==> flow/design.v <==
module Binary_add_15_1 (S, A, B, clk, rst_n, en);
    input [14:0] A; 
    input [14:0] B; 
    input clk, rst_n, en;
    output reg [14:0] S;  
    wire [14:0] sum;
    FA fa0 (.Sum(sum[0]), .Cout(C0), .A(A[0]), .B(B[0]), .Cin (1'b0));
    FA fa1 (.Sum(sum[1]), .Cout(C1), .A(A[1]), .B(B[1]), .Cin (C0));
    FA fa2 (.Sum(sum[2]), .Cout(C2), .A(A[2]), .B(B[2]), .Cin (C1));
    FA fa3 (.Sum(sum[3]), .Cout(C3), .A(A[3]), .B(B[3]), .Cin (C2));
    FA fa4 (.Sum(sum[4]), .Cout(C4), .A(A[4]), .B(B[4]), .Cin (C3));
    FA fa5 (.Sum(sum[5]), .Cout(C5), .A(A[5]), .B(B[5]), .Cin (C4));
    FA fa6 (.Sum(sum[6]), .Cout(C6), .A(A[6]), .B(B[6]), .Cin (C5));
    FA fa7 (.Sum(sum[7]), .Cout(C7), .A(A[7]), .B(B[7]), .Cin (C6));
    FA fa8 (.Sum(sum[8]), .Cout(C8), .A(A[8]), .B(B[8]), .Cin (C7));
    FA fa9 (.Sum(sum[9]), .Cout(C9), .A(A[9]), .B(B[9]), .Cin (C8));
    FA fa10 (.Sum(sum[10]), .Cout(C10), .A(A[10]), .B(B[10]), .Cin (C9));
    FA fa11 (.Sum(sum[11]), .Cout(C11), .A(A[11]), .B(B[11]), .Cin (C10));
    FA fa12 (.Sum(sum[12]), .Cout(C12), .A(A[12]), .B(B[12]), .Cin (C11));
    FA fa13 (.Sum(sum[13]), .Cout(C13), .A(A[13]), .B(B[13]), .Cin (C12));
    FA fa14 (.Sum(sum[14]), .Cout(C14), .A(A[14]), .B(B[14]), .Cin (C13));
    always @(posedge clk or negedge rst_n) begin
      if (!rst_n)
         S <= 15'd0;
      else if (en)
         S <= sum;
      else
         S <= S;
    end
endmodule
module FA (Sum, Cout, A, B, Cin);
   input A;
   input B;
   input Cin;   
   output Sum;
   output Cout;
	wire	w1;
	wire	w2;
	wire	w3;
	wire	w4;
	xor	x1(w1, A, B);
	xor	x2(Sum, w1, Cin);
	nand    n1(w2, A, B);
	nand    n2(w3, A, Cin);
	nand	n3(w4, B, Cin);
	nand	n4(Cout, w2, w3, w4);
endmodule  
# Step by step through the tools: Binary_add_15_1
# The steps from the RTL of Binary_add_15_1 to its reports follow in flow order.
# Lines are those of the file above, counted from 1.
# Operators: Yosys type, input widths -> output width; for muxes data width and select width s.
# Cell names lack the library's common part.
setup:
  top: "Binary_add_15_1"
  clk_port: "clk"
  library: "sky130hd"
  pvt_corner: "tt_025C_1v80"

# Elaborated design
# Yosys after proc, flatten, opt, wreduce and memory -nomap, before mapping. Enables and synchronous resets that opt folds into registers are not counted as muxes. Memory bits, and registers merged into a memory's read port (data or address), are not among the register bits. Print and check cells are not counted. Equal cells are merged and count once.
word_totals:
  reg_bits: 15
  input_bits: 33
  out_inout_bits: 15
  elab_cells: 148
classes:
  bitwise: 147
ops:
  columns: ["op", "n"]
  rows:
  - ["$and 1x1->1", 66]
  - ["$not 1->1", 52]
  - ["$xor 1x1->1", 29]

# Depth
# Yosys ltp: most cells in a row. Word level: on the elaborated netlist, between registers, memories and ports. Mapped: between sequential cells and ports; inverters and the memories' decode and read muxes count.
depth:
  depth_word: 67
  abc_area: 1
  mapped_depth: 20
  ltp_nobuf: 20

# Synthesis result
# The flow's flattened synthesis, as Yosys stat reports it; memories are mapped. The netlist is that of the ABC_AREA named above (0 if unset); the other value can give another one.
# The area totals of this step are shown rounded.
by_type:
  columns: ["cell", "n", "area_total_um2"]
  rows:
  - ["dfrtp_1", 15, 375.36]
  - ["fa_1", 13, 260.25]
  - ["nand2_1", 43, 161.405]
  - ["nand2_2", 5, 31.28]
  - ["buf_6", 2, 22.522]
  - ["buf_12", 1, 20.019]
  - ["ha_1", 1, 12.512]
  - ["inv_1", 3, 11.261]
  - ["nand3_1", 2, 10.01]
  - ["inv_6", 1, 8.758]
synth_totals:
  stdcells: 86
  area_mm2: 0.00091
  sequential_area_mm2: 0.00038
  flip_flops: 15
  buffers: 3

# Path before layout
# Path of least setup slack by OpenSTA after synthesis, without wires, with an ideal clock, recovery checks aside; 20% of the period is set as input and as output delay. Where synthesis merged equal registers, the netlist keeps one of their names.
synth_timing:
  path_type: "input to register"
  start: "in A[0]"
  end: "reg S[14]"
  tclk_ns: 11.2
  input_delay_ns: 2.240
  setup_ns: 0.117
  launch_ns: 2.240
  arrival_time_ns: 7.641
  required_ns: 11.083
  setup_slack_ns: 3.442
  delay_ns: 5.518
  path_stages: 20
  path_buffers: 0
  synth_period_reached_ns: 7.758
# "delay_ns" is the arrival time less input delay plus setup time.
# "path_stages" counts driving pins, that of a launching flip-flop among them; a cell with two outputs on the path counts twice.
# "synth_period_reached_ns" = period - worst setup slack (recovery checks aside). The figure is calculated, with input and output delays left at 20% of the set period.
# Between the ends stands the longest chain of elaborated cells between them, by number of cells; it is not shown to be the way that was timed. Of several equally long chains one is given.
# Each line given opens the expression or statement behind the cell; cells for indexed reads and writes are added by Yosys, which also makes memories of some case tables.
# At most two assigning lines are given for a register; there are more.
synth_between:
  cell_sequence: "ha_1 -> fa_1 -> fa_1 -> fa_1 -> fa_1 -> fa_1 -> fa_1 -> fa_1 -> fa_1 -> fa_1 -> fa_1 -> fa_1 -> fa_1 -> fa_1 -> inv_1 -> nand2_1 -> nand2_1 -> nand2_1 -> nand3_1 -> nand2_1"
  elab_chain_len: 67
  cells_between: 93
  cone_lines: 5
  cone_classes: "logic (93)"
synth_rtl:
  columns: ["element", "line", "rtl"]
  rows:
  - ["from (decl)", 2, "input [14:0] A;"]
  - ["$and 1x1->1", 43, "nand n1(w2, A, B);"]
  - ["$and 1x1->1", 44, "nand n2(w3, A, Cin);"]
  - ["$not 1->1", 44, null]
  - ["$and 1x1->1 x2", 46, "nand n4(Cout, w2, w3, w4);"]
  - ["$not 1->1", 46, null]
  - ["$and 1x1->1", 44, null]
  - ["$not 1->1", 44, null]
  - ["[50 not listed]", null, null]
  - ["$and 1x1->1 x2", 46, null]
  - ["$not 1->1", 46, null]
  - ["$and 1x1->1", 44, null]
  - ["$not 1->1", 44, null]
  - ["$and 1x1->1 x2", 46, null]
  - ["$not 1->1", 46, null]
  - ["$xor 1x1->1", 42, "xor x2(Sum, w1, Cin);"]
  - ["to (assign)", 26, "S <= sum;"]
  - ["to (assign)", 28, "S <= S;"]
  - ["to (decl)", 5, "output reg [14:0] S;"]

# Timing after layout
# Path of least setup slack in the final report of job 2 (OpenROAD, finished layout, wires in). Where an end is a register, its clock arrival counts in the times.
layout_timing:
  path_type: "input to register"
  start: "in A[0]"
  end: "reg S[14]"
  tclk_ns: 10.9
  input_delay_ns: 2.18
  setup_ns: 0.10
  launch_ns: 2.18
  arrival_time_ns: 8.23
  required_ns: 11.07
  setup_slack_ns: 2.84
  path_stages: 21
  path_buffers: 1
# Between the ends stands the longest chain of elaborated cells between them, by number of cells; it is not shown to be the way that was timed. Of several equally long chains one is given.
# At most two assigning lines are given for a register; there are more.
layout_between:
  cell_sequence: "clkdlybuf4s50_1 -> ha_1 -> fa_1 -> fa_1 -> fa_1 -> fa_1 -> fa_1 -> fa_1 -> fa_1 -> fa_1 -> fa_1 -> fa_1 -> fa_1 -> fa_1 -> fa_1 -> inv_1 -> nand2_1 -> nand2_1 -> nand2_1 -> nand3_1 -> nand2_1"
  elab_chain_len: 67
  cells_between: 93
  cone_lines: 5
  cone_classes: "logic (93)"
layout_rtl:
  columns: ["element", "line", "rtl"]
  rows:
  - ["from (decl)", 2, "input [14:0] A;"]
  - ["$and 1x1->1", 43, "nand n1(w2, A, B);"]
  - ["$and 1x1->1", 44, "nand n2(w3, A, Cin);"]
  - ["$not 1->1", 44, null]
  - ["$and 1x1->1 x2", 46, "nand n4(Cout, w2, w3, w4);"]
  - ["$not 1->1", 46, null]
  - ["$and 1x1->1", 44, null]
  - ["$not 1->1", 44, null]
  - ["[50 not listed]", null, null]
  - ["$and 1x1->1 x2", 46, null]
  - ["$not 1->1", 46, null]
  - ["$and 1x1->1", 44, null]
  - ["$not 1->1", 44, null]
  - ["$and 1x1->1 x2", 46, null]
  - ["$not 1->1", 46, null]
  - ["$xor 1x1->1", 42, "xor x2(Sum, w1, Cin);"]
  - ["to (assign)", 26, "S <= sum;"]
  - ["to (assign)", 28, "S <= S;"]
  - ["to (decl)", 5, "output reg [14:0] S;"]

# Below are 2 stored runs of the flow (Yosys, OpenROAD; platform sky130hd) on Binary_add_15_1, each with its settings and what was measured, unordered. Constraints: input delay and output delay 20% of the set period each, output load 0.01 pF.
# "period_reached_ns" is the run's clock period less its worst setup slack. It is reckoned from that one timing run; input and output delays stay at 20% of the period that was set.
# "worst_path_time_ns": the worst setup path's part of the clock period (all of it between registers, 20% less for each end at a port) less its slack. A launch clock that arrives late makes it longer, a capture clock that arrives late makes it shorter.
# "totalPower_mw" rests on the timing tool's default activity at the inputs, not on a simulated workload.
# Measured values are rounded.
runs:
  - name: "job 1"
    settings:
      period_ns: 7.92
      CORE_UTILIZATION: 68
      PLACE_DENSITY_LB_ADDON: 0.21
      GPL_ROUTABILITY_DRIVEN: 0
      CTS_CLUSTER_DIAMETER: 23
      MAX_ROUTING_LAYER: "met4"
      CAP_MARGIN: 20
      CORE_MARGIN: 2
      SLEW_MARGIN: 20
    outcome: "stopped before the end: placement reported FLW-0024"
  - name: "job 2"
    settings:
      period_ns: 10.9
      CORE_UTILIZATION: 31
      SETUP_SLACK_MARGIN: -0.03
      PLACE_DENSITY: 0.73
      CORE_ASPECT_RATIO: 0.99
      ABC_AREA: 1
      CTS_CLUSTER_SIZE: 67
      CAP_MARGIN: 20
      CORE_MARGIN: 2
      SLEW_MARGIN: 20
    results:
      worst_setup_slack_ns: 2.8
      totalPower_mw: 0.17
      finish.stdcell_area_mm2: 0.0014
      setup_tns_ns: 0.000
      finalUtil_pct: 51
      die_mm2: 0.0034
      ws_hold_ns: 0.48
      worst_path_time_ns: 5.88
      critical_path_type: "input to register"
      yosys_chip_area_mm2: 0.00091
      period_reached_ns: 8.060
